==> flow/design.v <==
`timescale 1ns / 1ps
`default_nettype wire
module debounce(
    input  clk,   
    input  sig,   
    output pulse  
);
    reg state = 1;
    reg [7:0] cnt = 8'h0;
    reg [1:0] sync = 2'h0;
    wire max = &cnt;
    wire idle = (state == sync[1]);
    assign pulse = ~idle & max & state;
    always @(posedge clk) begin
        sync <= {sync[0], sig};
        if (idle)
            cnt <= 8'h0;
        else begin
            cnt <= cnt + 8'h1;
            if (max)
                state <= ~state;
        end
    end
endmodule
`timescale 1ns / 1ps
`default_nettype wire
module minispi(
    input  clk,
    input  spi_clk,
    output spi_miso,
    input  spi_mosi,
    input  spi_csn,
    input  [15:0] data_i,
    output [15:0] data_o,
    output spi_sot,  
    output spi_eot   
);
    reg [15:0] spi_shift;
    assign data_o = spi_shift;
    assign spi_miso = spi_shift[15];
    reg       spi_mosi_smp;
    reg [2:0] spi_clk_sync;
    reg [2:0] spi_csn_sync;
    wire csn_dn = (spi_csn_sync[2:1] == 2'b10);
    wire csn_up = (spi_csn_sync[2:1] == 2'b01);
    wire clk_dn = (spi_clk_sync[2:1] == 2'b10);
    wire clk_up = (spi_clk_sync[2:1] == 2'b01);
    assign spi_sot = csn_dn;
    assign spi_eot = csn_up;
    always @(posedge clk) begin
        spi_clk_sync <= {spi_clk_sync[1:0], spi_clk};
        spi_csn_sync <= {spi_csn_sync[1:0], spi_csn};
        if (clk_up)
            spi_mosi_smp <= spi_mosi;
        if (csn_dn)
            spi_shift <= data_i;
        else if (clk_dn)
            spi_shift <= {spi_shift[14:0], spi_mosi_smp};
    end
endmodule
`default_nettype wire
`timescale 1ns / 1ps
module pulsemeter(
    input  clk,
    input  spi_clk,
    output spi_miso,
    input  spi_mosi,
    input  spi_csn,
    input  pulse_in,
    output reg led_d2,
    output reg led_d3
);
    reg [15:0]  pulse_cnt = 16'h0;
    wire        pulse;
    wire        spi_sot;
    wire        spi_eot;
    wire [15:0] data_o;
    always @(posedge clk) begin
        if (spi_sot)
            pulse_cnt <= (pulse) ? 1 : 0;
        else if (pulse)
            pulse_cnt <= pulse_cnt + 1;
        if (spi_eot)
            {led_d3, led_d2} <= ~data_o[1:0];
    end
    minispi spi(
        .clk(clk),
        .spi_clk(spi_clk),  .spi_csn(spi_csn),
        .spi_miso(spi_miso),.spi_mosi(spi_mosi),
        .data_i(pulse_cnt), .data_o(data_o),
        .spi_sot(spi_sot),  .spi_eot(spi_eot)
    );
    debounce db(.clk(clk), .sig(pulse_in), .pulse(pulse));
endmodule
Step by step through the tools: pulsemeter. What the tools print for pulsemeter, step after step. Line numbers count from 1 in the design file above. Operators carry their Yosys type and port widths (W data, S select, Z words). Library cell names are shortened. A cell with -- has no value.

Top module: pulsemeter. Clock input: clk. Library: sky130hd. Corner: tt_025C_1v80.

Word-level counts. Yosys after proc, flatten, opt, wreduce and memory -nomap, before mapping. Memory bits, and registers merged into a memory's read port (data or address), are not among the register bits. Print and check cells are not counted. Equal cells are merged and count once.

Equal/unequal tests: 5. The figure for reduce/logical cells is 4. The figure for muxes and demuxes is 5. For $add $sub $neg the number is 2. Bitwise gates (word level): 5.

Operators by type and width (count): $mux W16 (4); $add A16 B1 Y16 const B (1); $reduce_and A9 Y1 (1); $add A8 B1 Y8 const B (1); $reduce_and A8 Y1 (1); $eq A2 B1 Y1 const B (2); $eq A2 B2 Y1 const B (2); $reduce_bool A2 Y1 (2); $and A1 B1 Y1 (2); $not A1 Y1 (2); $not A2 Y2 (1); $eq A1 B1 Y1 (1); $mux W1 (1).

For bits of input ports the number is 5. The figure for word-level cells is 31. For output and inout port bits the number is 3. The figure for register bits is 52.

Logic depth. Yosys ltp: most cells in a row. Word level: on the elaborated netlist, between registers, memories and ports. Mapped: between sequential cells and ports; inverters and the memories' decode and read muxes count.

The entry for depth in word-level cells reads 6. The entry for ABC_AREA reads 0. The figure for depth in mapped cells is 5. For mapped depth without buffers the number is 5.

After synthesis. The flow's flattened synthesis, as Yosys stat reports it; memories are mapped. The netlist is that of the ABC_AREA named above (0 if unset); the other value can give another one.

The entry for cell count reads 197. For area of sequential cells the number is 1401.3 um^2. For synthesis area the number is 2212.1 um^2. Buffer cells: 5. Mapped flip-flops: 52.

Cell types: edfxtp_1 (count 36, area in all 1.08E+03 um^2); dfxtp_1 (count 16, area in all 320.307 um^2); nand2_1 (count 43, area in all 161.405 um^2); xnor2_1 (count 14, area in all 122.618 um^2); nor2_1 (count 20, area in all 75.072 um^2); nand3_1 (count 10, area in all 50.048 um^2); o21ai_0 (count 9, area in all 45.043 um^2); xor2_1 (count 4, area in all 35.034 um^2); inv_1 (count 8, area in all 30.029 um^2); ha_1 (count 2, area in all 25.024 um^2); nand4_2 (count 2, area in all 25.024 um^2); nor2b_1 (count 4, area in all 25.024 um^2); nor3_1 (count 5, area in all 25.024 um^2); nor4_2 (count 2, area in all 25.024 um^2); nand4_4 (count 1, area in all 21.27 um^2); nor4_4 (count 1, area in all 21.27 um^2); nor3_2 (count 2, area in all 20.019 um^2); a21oi_1 (count 3, area in all 15.014 um^2).

Other cell types: 12; their cells: 15. By module: a second synthesis without flattening, with its own total; a netlist apart from the flattened one above.

Cells (unflattened synthesis): 173. For area (unflattened synthesis) the number is 2282.2 um^2.

Each row is one instance without its submodules.

By module: pulsemeter (area 962.2 um^2, cells 85, sequential area 540.5 um^2, times used 1); minispi (area 918.4 um^2, cells 47, sequential area 630.6 um^2, times used 1); debounce (area 401.6 um^2, cells 41, sequential area 230.2 um^2, times used 1).

Path before layout. OpenSTA on the mapped netlist: ideal clock, no wires. The path of least setup slack (recovery checks aside). Input and output delay are each 20% of the period. Register names are those of the netlist, which keeps one name where synthesis merged equal registers.

Path type: register to register. Start point: register spi.spi_clk_sync[2]. End point: register spi.spi_shift[0]. For clock period the number is 2.19 ns. For launch time at the first pin the number is 0.000 ns. For path delay the number is 1.939 ns. Under setup slack stands 0.251 ns. Under setup time stands 0.411 ns. For data arrival time the number is 1.528 ns. The entry for required time reads 1.779 ns. The figure for stages is 3. The figure for buffers on the path is 0. Under period reached after synthesis stands 1.939 ns.

"path delay" is the arrival time less input delay plus setup time. "stages" counts driving pins, that of a launching flip-flop among them; a cell with two outputs on the path counts twice. "period reached after synthesis" is the clock period less the worst setup slack; recovery checks do not enter. This is arithmetic on one report: input and output delays are still those of the set period (20% each). Between the ends stands the longest chain of elaborated cells between them, by number of cells; it is not shown to be the way that was timed. Of several equally long chains one is given. A line is the first line of the expression or statement that the cell stems from. Yosys adds cells for indexed reads and writes and turns some case tables into memories. The path ends at the enable pin of a flip-flop; only ways to that pin are counted.

Cell sequence: dfxtp_1 > inv_1 > o21ai_0. Length of the longest elaborated chain: 2. Elaborated cells on any way between the ends: 2. The figure for source lines of those cells is 1. Classes of those cells: eq/ne (1); reduce/logical (1).

Ends and longest elaborated chain, post-synthesis: from (decl) (line 42) `reg [2:0] spi_clk_sync;`; from (assign) (line 51) `spi_clk_sync <= {spi_clk_sync[1:0], spi_clk};`; $eq A2 B2 Y1 (line 46) `wire clk_dn = (spi_clk_sync[2:1] == 2'b10);`; $reduce_bool A2 Y1; to (assign) (line 56) `spi_shift <= data_i;`; to (assign) (line 58) `spi_shift <= {spi_shift[14:0], spi_mosi_smp};`; to (decl) (line 38) `reg [15:0] spi_shift;`.

Timing after layout. Path of least setup slack in the final report of job 1 (OpenROAD, finished layout, wires in). Where an end is a register, its clock arrival counts in the times.

Path type: register to register. Start point: register spi.spi_csn_sync[1]. End point: register pulse_cnt[0]. For clock period the number is 3.58 ns. Under setup slack stands 1.54 ns. The entry for required time reads 3.46 ns. For launch time at the first pin the number is 0.29 ns. Under setup time stands 0.41 ns. The figure for stages is 3. The figure for buffers on the path is 0. For data arrival time the number is 1.91 ns.

Between the ends stands the longest chain of elaborated cells between them, by number of cells; it is not shown to be the way that was timed. Of several equally long chains one is given. The path ends at the enable pin of a flip-flop; only ways to that pin are counted.

Cell sequence: dfxtp_1 > nand2b_1 > nand2_1. Length of the longest elaborated chain: 2. Elaborated cells on any way between the ends: 2. The figure for source lines of those cells is 1. Classes of those cells: eq/ne (1); reduce/logical (1).

Ends and longest elaborated chain, post-layout: from (decl) (line 43) `reg [2:0] spi_csn_sync;`; from (assign) (line 52) `spi_csn_sync <= {spi_csn_sync[1:0], spi_csn};`; $eq A2 B2 Y1 (line 44) `wire csn_dn = (spi_csn_sync[2:1] == 2'b10);`; $reduce_bool A2 Y1; to (assign) (line 80) `pulse_cnt <= (pulse) ? 1 : 0;`; to (assign) (line 82) `pulse_cnt <= pulse_cnt + 1;`; to (decl) (line 73) `reg [15:0]  pulse_cnt = 16'h0;`.

Ticket comment

Record of 2 stored runs of the RTL-to-layout flow on pulsemeter, platform sky130hd. The runs are unordered. Constraints: input delay and output delay 20% of the set period each, output load 0.01 pF. "clock period achieved": clock period set for the run, less the worst setup slack. It is reckoned from that one timing run; input and output delays stay at 20% of the period that was set. "worst setup path time" means the part of the period allowed to the worst setup path (the constraints hold back 20% at inputs and 20% at outputs) less its slack; where the path has registers, the arrival times of their clocks count too. "total power of the final layout" rests on the timing tool's default activity at the inputs, not on a simulated workload.

Job 1 has these settings: period_ns 3.58; CAP_MARGIN 20; CORE_MARGIN 2; CORE_UTILIZATION 40; SLEW_MARGIN 20. For the clock period achieved the run shows 2.037 ns. The chip area after synthesis (Yosys) stands at 2212.1 um^2. The measured total power of the final layout is 1.137 mW. The worst setup path time reads 2.04 ns. Worst setup path type: register to register. The lowest setup slack reads 1.544 ns. The smallest hold slack reads 0.332 ns. The post-layout utilization comes to 45.4 %. The overall die area reads 6141.1 um^2. The summed negative setup slack stands at 0.000 ns.

Job 2 has these settings: period_ns 2.15; CORE_UTILIZATION 72; PLACE_DENSITY 0.73; HOLD_SLACK_MARGIN -0.0; CELL_PAD_IN_SITES_DETAIL_PLACEMENT 0; ABC_AREA 1; CTS_CLUSTER_SIZE 15; SLEW_MARGIN 25; MAX_ROUTING_LAYER met4; CAP_MARGIN 20; CORE_MARGIN 2. For the clock period achieved the run shows 1.691 ns. The chip area after synthesis (Yosys) stands at 2263.4 um^2. The measured total power of the final layout is 1.799 mW. The worst setup path time reads 1.26 ns. Worst setup path type: register to output. The lowest setup slack reads 0.459 ns. The smallest hold slack reads 0.349 ns. The post-layout utilization comes to 81.2 %. The overall die area reads 3608.4 um^2. The summed negative setup slack stands at 0.000 ns.
